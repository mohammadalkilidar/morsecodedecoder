==> flow/design.v <==
module Load4x2bit (
    input wire clk,
    input wire rst,
    input wire enable,
    input wire load,
    input wire [1:0] in,
    output reg [7:0] out,
    output reg ready
);
    reg [1:0] buffer [0:3];
    reg [1:0] count;
    always @(posedge clk or negedge rst) begin
        if (!rst) begin
            count <= 0;
            out <= 8'd0;
            ready <= 0;
        end else begin
            ready <= 0;
            if (enable && load) begin
                buffer[count] <= in;
                if (count == 2'd3) begin
                    out <= {buffer[0], buffer[1], buffer[2], in};
                    count <= 0;
                    ready <= 1;
                end else begin
                    count <= count + 1;
                end
            end
        end
    end
endmodule
* Reports on Load4x2bit
What the tools print for Load4x2bit, step after step. Line numbers count from 1 in the design file above. Operators carry their Yosys type and port widths (W data, S select, Z words). A cell with - has no value.
Design: top Load4x2bit, clock input clk, library sky130hd, timing corner tt_025C_1v80

* Word level
Counts by Yosys on the flattened word-level netlist (proc, flatten, opt, wreduce). Print and check cells are left out. Cells with the same type and inputs are merged into one.
Cells by class: $add $sub $neg 1, multipliers 0, divide/modulo/power cells 0, magnitude comparators 0, equal/unequal tests 3, shift operators 0, multiplexer cells 3, bitwise gates (word level) 0, reduce/logical cells 6
Operator list (count):
- $reduce_and A3 Y1 | 3
- $eq A2 B2 Y1 const B | 2
- $add A2 B1 Y2 const B | 1
- $eq A2 B1 Y1 const B | 1
- $logic_not A2 Y1 | 1
- $reduce_and A2 Y1 | 1
- $mux W2 | 1
- $mux W1 | 2
- $logic_and A1 B1 Y1 | 1
Word-level totals: flip-flop bits (word level) 17, bits in latches 0, memory bits (writable) 0, memory bits (read-only) 0, word width x clocked read ports 0, memories kept 0, bits of input ports 6, output and inout port bits 9, elaborated cells 19

* Depth
Yosys ltp: most cells in a row. Word level: on the elaborated netlist, between registers, memories and ports. Mapped: between sequential cells and ports; inverters and the memories' decode and read muxes count.
Depth: depth in word-level cells 3, ABC_AREA 0, gate-level depth with buffers 4, gate-level depth less buffers 4

* Synthesis result
The flow's flattened synthesis, as Yosys stat reports it; memories are mapped. The netlist is that of the ABC_AREA named above (0 if unset); the other value can give another one.
Cells by type:
- sky130_fd_sc_hd__dfrtp_1 | count 11, total area 275.264 um2
- sky130_fd_sc_hd__edfxtp_1 | count 6, total area 180.173 um2
- sky130_fd_sc_hd__mux2_2 | count 9, total area 101.347 um2
- sky130_fd_sc_hd__ha_1 | count 4, total area 50.048 um2
- sky130_fd_sc_hd__and3_1 | count 3, total area 18.768 um2
- sky130_fd_sc_hd__nand3_4 | count 1, total area 17.517 um2
- sky130_fd_sc_hd__inv_1 | count 3, total area 11.261 um2
- sky130_fd_sc_hd__and2_4 | count 1, total area 8.758 um2
- sky130_fd_sc_hd__nand3_1 | count 1, total area 5.005 um2
- sky130_fd_sc_hd__o21ai_0 | count 1, total area 5.005 um2
- sky130_fd_sc_hd__nor2_1 | count 1, total area 3.754 um2
Synthesis totals: cells in the netlist 41, chip area (Yosys) 676.9 um2, sequential part of the area 455.4 um2, flip-flops 17, buffers 0

* Worst setup path after synthesis
Path of least setup slack by OpenSTA after synthesis, without wires, with an ideal clock, recovery checks aside; 20% of the period is set as input and as output delay. Where synthesis merged equal registers, the netlist keeps one of their names.
Path post-synthesis: path type register to register, from register count[0], to register out[0], period 1860 ps, library setup time 125 ps, launch time at the first pin 0 ps, data arrival time 1082 ps, required time 1735 ps, path slack 653 ps, path delay 1207 ps, driving pins on the path 4, buffers on the path 0, synthesis period reached 1207 ps
"path delay" is the arrival time less input delay plus setup time. "driving pins on the path" counts driving pins, that of a launching flip-flop among them; a cell with two outputs on the path counts twice. "synthesis period reached" is the clock period less the worst setup slack; recovery checks do not enter. This is arithmetic on one report: input and output delays are still those of the set period (20% each). Between the ends stands the longest chain of elaborated cells between them, by number of cells; it is not shown to be the way that was timed. Of several equally long chains one is given. A line is the first line of the expression or statement that the cell stems from. Yosys adds cells for indexed reads and writes and turns some case tables into memories. At most two assigning lines are given for a register; there are more.
Between the ends, post-synthesis: cells stage by stage sky130_fd_sc_hd__dfrtp_1 -> sky130_fd_sc_hd__ha_1 -> sky130_fd_sc_hd__nand3_4 -> sky130_fd_sc_hd__mux2_2, cells in the longest elaborated chain 2, elaborated cells between the ends (all ways) 2, classes of those cells 1 x eq/ne; 1 x reduce/logical
RTL lines, path post-synthesis:
- start, declared | line 11 | reg [1:0] count;
- start, assigned | line 14 | count <= 0;
- start, assigned | line 26 | count <= count + 1;
- $eq A2 B2 Y1 | line 21 | if (count == 2'd3) begin
- $reduce_and A2 Y1
- end, assigned | line 15 | out <= 8'd0;
- end, assigned | line 22 | out <= {buffer[0], buffer[1], buffer[2], in};
- end, declared | line 7 | output reg [7:0] out,

* Worst path after layout
Path of least setup slack in the final report of run 1 (OpenROAD, finished layout, wires in). Where an end is a register, its clock arrival counts in the times. The path's times are printed in steps of 10 ps; the period is the one set.
Path post-layout: path type register to register, from register count[1], to register out[7], period 1250 ps, library setup time 110 ps, launch time at the first pin 280 ps, data arrival time 1400 ps, required time 1420 ps, path slack 30 ps, driving pins on the path 4, buffers on the path 0
Between the ends stands the longest chain of elaborated cells between them, by number of cells; it is not shown to be the way that was timed. Of several equally long chains one is given. At most two assigning lines are given for a register; there are more.
Between the ends, post-layout: cells stage by stage sky130_fd_sc_hd__dfrtp_1 -> sky130_fd_sc_hd__ha_2 -> sky130_fd_sc_hd__nand3_2 -> sky130_fd_sc_hd__mux2_2, cells in the longest elaborated chain 2, elaborated cells between the ends (all ways) 2, classes of those cells 1 x eq/ne; 1 x reduce/logical
RTL lines, path post-layout:
- start, declared | line 11 | reg [1:0] count;
- start, assigned | line 14 | count <= 0;
- start, assigned | line 26 | count <= count + 1;
- $eq A2 B2 Y1 | line 21 | if (count == 2'd3) begin
- $reduce_and A2 Y1
- end, assigned | line 15 | out <= 8'd0;
- end, assigned | line 22 | out <= {buffer[0], buffer[1], buffer[2], in};
- end, declared | line 7 | output reg [7:0] out,

Measured results for Load4x2bit: 2 stored runs of the Yosys and OpenROAD flow on sky130hd. The settings differ; the order carries no meaning. The constraints put input and output delay at 20% of the set period each and load the outputs with 0.01 pF.
"clock period reached" = clock period - worst setup slack. The figure is calculated, with input and output delays left at 20% of the set period.
"worst setup path time" = time allowed to the worst setup path (clock period - input delay - output delay, where it has them) - its slack; a late launch clock adds to it, a late capture clock takes from it.
"power": no workload was simulated; the value follows from the tool's default switching activity.
"worst setup path time" is known to 10 ps.

[run 1] flow files
==> flow/run.sh <==
#!/bin/bash
# the make line also repeats the synthesis and layout settings of config.mk as NAME=value (left out here)
make -C /OpenROAD-flow-scripts/flow DESIGN_CONFIG=/design/flow/config.mk WORK_HOME=/design/flow/orfs CLKGATE_MAP_FILE= finish
==> flow/config.mk <==
export PLATFORM = sky130hd
export DESIGN_NAME = Load4x2bit
export DESIGN_NICKNAME = Load4x2bit
export VERILOG_FILES = /design/flow/design.v
export SDC_FILE = /design/flow/constraint.sdc
export NUM_CORES = 4
export LEC_CHECK = 0
export CAP_MARGIN = 20
export CORE_MARGIN = 2
export CORE_UTILIZATION = 40
export SETUP_SLACK_MARGIN = -0.0
export SLEW_MARGIN = 20
==> flow/constraint.sdc <==
create_clock -name core_clock -period 1.25 [get_ports {clk}]
set_input_delay 0.2500 -clock core_clock [delete_from_list [all_inputs] [get_ports {clk}]]
set_output_delay 0.2500 -clock core_clock [all_outputs]
set_load 0.01 [all_outputs]

[run 1] result: setup TNS 0 ps; worst setup path time 1220 ps; worst setup path kind register to register; power 1751 µW; die footprint 2037.2 um2; worst setup slack after layout 25 ps; netlist area reported by Yosys 676.9 um2; standard-cell area after routing 904.6 um2; clock period reached 1225 ps; final utilization 58.7%

[run 2] flow files
==> flow/run.sh <==
#!/bin/bash
# the make line also repeats the synthesis and layout settings of config.mk as NAME=value (left out here)
make -C /OpenROAD-flow-scripts/flow DESIGN_CONFIG=/design/flow/config.mk WORK_HOME=/design/flow/orfs CLKGATE_MAP_FILE= finish
==> flow/config.mk <==
export PLATFORM = sky130hd
export DESIGN_NAME = Load4x2bit
export DESIGN_NICKNAME = Load4x2bit
export VERILOG_FILES = /design/flow/design.v
export SDC_FILE = /design/flow/constraint.sdc
export NUM_CORES = 4
export LEC_CHECK = 0
export CAP_MARGIN = 0
export CELL_PAD_IN_SITES_GLOBAL_PLACEMENT = 1
export CORE_ASPECT_RATIO = 1.52
export CORE_MARGIN = 2
export CORE_UTILIZATION = 57
export CTS_CLUSTER_SIZE = 31
export MIN_ROUTING_LAYER = met2
export PLACE_DENSITY = 0.86
export SLEW_MARGIN = 20
==> flow/constraint.sdc <==
create_clock -name core_clock -period 0.857 [get_ports {clk}]
set_input_delay 0.1714 -clock core_clock [delete_from_list [all_inputs] [get_ports {clk}]]
set_output_delay 0.1714 -clock core_clock [all_outputs]
set_load 0.01 [all_outputs]

[run 2] result: unfinished; error PDN-0185 in floorplanning
